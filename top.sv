==> flow/design.v <==
module top(clk,reset,wdata,wvalid,wready,rvalid,rdata,rready);
  input clk;
  input reset;
  input reg [9:0] wdata;
  input reg wvalid;
  output wready;	
  output rvalid;
  output [9:0] rdata;
  input reg rready;
  wire fifo_1_wready;
  wire fifo_1_rvalid;
  wire [9:0] fifo_1_rdata;
  wire [9:0] alu_wdata;
  wire alu_wvalid;
  wire alu_rready;
  wire fifo2_wready;
  axi_fifo fifo1(clk,reset,wdata,wvalid,wready,fifo_1_rvalid,fifo_1_rdata,alu_rready);
  axi_alu alu(clk,reset,alu_wdata,alu_wvalid,fifo2_wready,fifo_1_rvalid,fifo_1_rdata,alu_rready);
  axi_fifo fifo2(clk,reset,alu_wdata,alu_wvalid,fifo2_wready,rvalid,rdata,rready);
endmodule
module axi_alu(clk,reset,wdata,wvalid,wready,rvalid,rdata,rready);
  input clk;
  input reset;
  output reg [9:0] wdata;
  output reg wvalid;
  input wready;	
  input rvalid;
  input [9:0] rdata;
  output reg rready;
  parameter cycles = 4;
  reg [3:0] reg1;	 
  reg [3:0] reg2;	 
  reg [3:0] reg3;	 
  reg [9:0] reg4;	 
  reg [4:0] count;	
  assign wdata = reg4;
  always@(posedge clk)
    begin
      if(reset)
        begin
          wvalid <= 0;
          rready <= 1;
          reg1 <= 0;
          reg2 <= 0;
          reg3 <= 0;
          reg4 <= 0;
          count <= 0;
        end
      else
        begin
          if(rvalid && rready && wready)
            begin
              	reg1 <= rdata[3:0];
              	reg2 <= rdata[7:4];
              	reg3 <= rdata[9:8];
              	rready <= 0;
              	wvalid <= 0;
            end
          else
            if(wready)
              begin
                case(reg3)
                  0:begin
                    	reg4 <= reg1+reg2;
                    	wvalid <= 1;
	                    rready <= 1;
                  end
                  1:begin
                    	reg4 <= reg1-reg2;
                    	wvalid <= 1;                                        	
                    	rready <= 1;
                  end
                  2:begin
                    if(count == cycles-1)
                      begin
                        reg4 <= reg1*reg2;
                        wvalid <= 1;                                        	
                        rready <= 1;
                        count = 0;
                      end
                    else
                      begin
                        count = count + 1;
                        wvalid <= 0;
                    	rready <= 0;
                      end
                  end
                  3:begin
                    	reg4 <= reg1^reg2;
                    	wvalid <= 1;                                        	
                    	rready <= 1;
                  end
                endcase
              end
          	else
              	rready <= 0;
              end
    end
endmodule
module axi_fifo(clk,reset,wdata,wvalid,wready,rvalid,rdata,rready);
  input clk;
  input reset;
  input [9:0] wdata;
  input wvalid;
  output reg wready;	
  output reg rvalid;
  output reg [9:0] rdata;
  input rready;
  reg full;
  reg empty;
  reg [9:0] mem [8];
  reg [2:0] wptr;
  reg [2:0] rptr;
  assign wready = ~full;	 
  assign rvalid = ~empty;	 
  always@(posedge clk)
    begin
      if(reset)
        begin
          wptr <= 0;
          rptr <= 0;
          full <= 0;
          empty <= 1;
        end
      else
        begin
          if(wvalid && wready)       
              begin
                mem[wptr] <= wdata;
                empty <= 0;
                if(wptr == (rptr-1) || (wptr == 7 && rptr == 0))   
                	wptr <= wptr;
                else
                  wptr <= wptr +1;
              end          	
          	if(wptr == (rptr-1) || (wptr == 7 && rptr == 0))
              begin
              	full <= 1;
                empty <= 0;                
              end
          if(rptr == wptr)   
              begin
               empty <= 1;
               full  <= 0;
              end         	
        end      
    end 
  always@(negedge clk)   
    begin
      if(!empty)
              begin
                rdata <= mem[rptr];
                if(rready)
                	rptr <= rptr + 1;
              end
    end
endmodule
# --- From RTL to reports: top ---
# What the tools print for top, step after step.
# Line numbers count from 1 in the design file above.
# Operators: Yosys type, input widths -> output width; for muxes data width and select width s.
design:
  design: "top"
  clock_port: "clk"
  library: "sky130hd"
  corner: "tt_025C_1v80"

# --- Word level ---
# Counts by Yosys on the flattened word-level netlist (proc, flatten, opt, wreduce; memories kept). Register bits leave out memories and registers merged into their read ports (data or address). Print and check cells are left out. Cells with the same type and inputs are merged into one.
# Memory sizes are those after Yosys's memory passes, which may raise the word count (mostly to a power of two), join words into wider ones and drop unused or constant bits.
bits:
  register_bits: 37
  latch_bits: 0
  ramBits: 160
  rom_bits: 0
  clocked_rd_ports_x_width: 20
  mem_count: 2
  in_bits: 14
  output_inout_bits: 12
  word_cells: 82
memory_table:
  columns: ["memory", "size", "width", "read_ports", "wr", "line", "text"]
  rows:
  - ["fifo1.mem", 8, 10, 1, 1, 111, "reg [9:0] mem [8];"]
  - ["fifo2.mem", 8, 10, 1, 1, 111, null]
op_classes:
  add_sub_neg: 5
  mul: 1
  n_div: 0
  compare: 0
  n_eq: 7
  n_shift: 0
  muxes: 23
  n_logic: 8
  n_reduce_logical: 23
op_table:
  columns: ["cell", "count"]
  rows:
  - ["$mux 10", 5]
  - ["$pmux 10 s4", 1]
  - ["$mul 4x4->8", 1]
  - ["$mux 3", 4]
  - ["$mux 1", 11]
  - ["$reduce_bool 4->1", 2]
  - ["$not 1->1", 7]
  - ["$reduce_and 2->1", 3]
  - ["$reduce_bool 2->1", 3]
  - ["$reduce_or 2->1", 3]
  - ["$add 3x1->3 const B", 2]
  - ["$eq 3x3->1 const B", 2]
  - ["$logic_not 3->1", 2]
  - ["$add 4x4->5", 1]
  - ["$sub 4x4->5", 1]
  - ["$add 5x1->5 const B", 1]
  - ["$eq 5x2->1 const B", 1]
  - ["$mux 5", 1]
  - ["$logic_and 1x1->1", 4]
  - ["$eq 2x2->1 const B", 2]
  - ["$xor 4x4->4", 1]
  - ["$logic_not 4->1", 1]
  - ["$reduce_and 4->1", 1]
  - ["$reduce_and 3->1", 1]
  - ["$reduce_or 3->1", 1]
  - ["$logic_not 1->1", 2]
  - ["$eq 2x1->1 const B", 1]
  - ["$ne 2x1->1 const B", 1]
  - ["$pmux 1 s2", 1]

# --- Depth ---
# Depth = most cells in a row (Yosys ltp): at word level without a register or memory, in the mapped netlist without a sequential cell, where the memories' decode and read muxes count.
logic_depth:
  word_depth: 5
  ABC_AREA: 0
  ltp_mapped: 12
  ltp_nobuf: 12

# --- After synthesis ---
# Yosys stat after the flow's synthesis: flattened, memories mapped to cells. It holds for the ABC_AREA given above (unset counts as 0); a run with the other value may have another netlist.
by_type:
  columns: ["type", "count", "type_area_um2"]
  rows:
  - ["sky130_fd_sc_hd__edfxtp_1", 38, 1.14E+03]
  - ["sky130_fd_sc_hd__dfxtp_1", 36, 720.691]
  - ["sky130_fd_sc_hd__ha_1", 27, 337.824]
  - ["sky130_fd_sc_hd__nor2_1", 42, 157.651]
  - ["sky130_fd_sc_hd__fa_1", 6, 120.115]
  - ["sky130_fd_sc_hd__inv_1", 29, 108.854]
  - ["sky130_fd_sc_hd__a21oi_1", 20, 100.096]
  - ["sky130_fd_sc_hd__mux2i_1", 9, 90.086]
  - ["sky130_fd_sc_hd__nand2_1", 16, 60.058]
  - ["sky130_fd_sc_hd__xor2_1", 6, 52.55]
  - ["sky130_fd_sc_hd__a211oi_1", 6, 45.043]
  - ["sky130_fd_sc_hd__and2_1", 7, 43.792]
  - ["sky130_fd_sc_hd__o21ai_0", 7, 35.034]
  - ["sky130_fd_sc_hd__clkbuf_1", 7, 26.275]
  - ["sky130_fd_sc_hd__xnor2_1", 3, 26.275]
  - ["sky130_fd_sc_hd__nand2b_1", 4, 25.024]
  - ["sky130_fd_sc_hd__nor4b_4", 1, 23.773]
  - ["sky130_fd_sc_hd__a21o_1", 3, 22.522]
# Other cell types: 26; their cells: 39.
synth_totals:
  stdcells: 306
  area_um2: 3474.6
  sequential_area_um2: 1861.8
  ffs: 74
  buffers: 11
# By module: a second synthesis without flattening, with its own total; a netlist apart from the flattened one above.
hier_totals:
  cells_unflattened: 325
  area_unflattened_um2: 3658.5
# Each row is one instance without its submodules.
by_module:
  columns: ["module", "instances", "cells", "area_um2", "mod_seq_area_um2"]
  rows:
  - ["axi_alu", 1, 225, 1896.8, 520.5]
  - ["axi_fifo", 2, 50, 880.8, 700.7]
  - ["top", 1, 0, 0.0, 0.0]

# Settings and measured results of 2 stored flow runs for module top (sky130hd), not sorted in any way. The constraints put input and output delay at 20% of the set period each and load the outputs with 0.01 pF.
# By "design_power_mw" is meant OpenSTA's value without simulated activity: inputs other than the clock are taken to toggle once in ten clock periods, and the tool carries that through the logic.
runs:
  - name: "run A"
    settings:
      period_ns: 2.89
      CORE_UTILIZATION: 47
      CAP_MARGIN: 20
      CORE_MARGIN: 2
      SLEW_MARGIN: 20
    results:
      post_synth_area_um2: 3474.6
      design_die_area_um2: 8096.4
      final_stdcell_area_um2: 4042.6
      finalUtil_frac: 0.56
      setup_ws_ps: -20
      tns_ps: -42
      worst_hold_slack_ps: 429
      design_power_mw: 2.139
  - name: "run B"
    settings:
      period_ns: 5.12
      CORE_UTILIZATION: 29
      SETUP_SLACK_MARGIN: -0.19
      PLACE_DENSITY_LB_ADDON: 0.05
      CORE_ASPECT_RATIO: 1.55
      CORE_MARGIN: 10
      CELL_PAD_IN_SITES_DETAIL_PLACEMENT: 0
      TNS_END_PERCENT: 90
      CTS_CLUSTER_DIAMETER: 63
      MAX_ROUTING_LAYER: "met5"
      CAP_MARGIN: 20
      SLEW_MARGIN: 20
    results:
      post_synth_area_um2: 3474.6
      design_die_area_um2: 16865.2
      final_stdcell_area_um2: 4222.8
      finalUtil_frac: 0.363
      setup_ws_ps: 296
      tns_ps: 0
      worst_hold_slack_ps: 427
      design_power_mw: 1.457
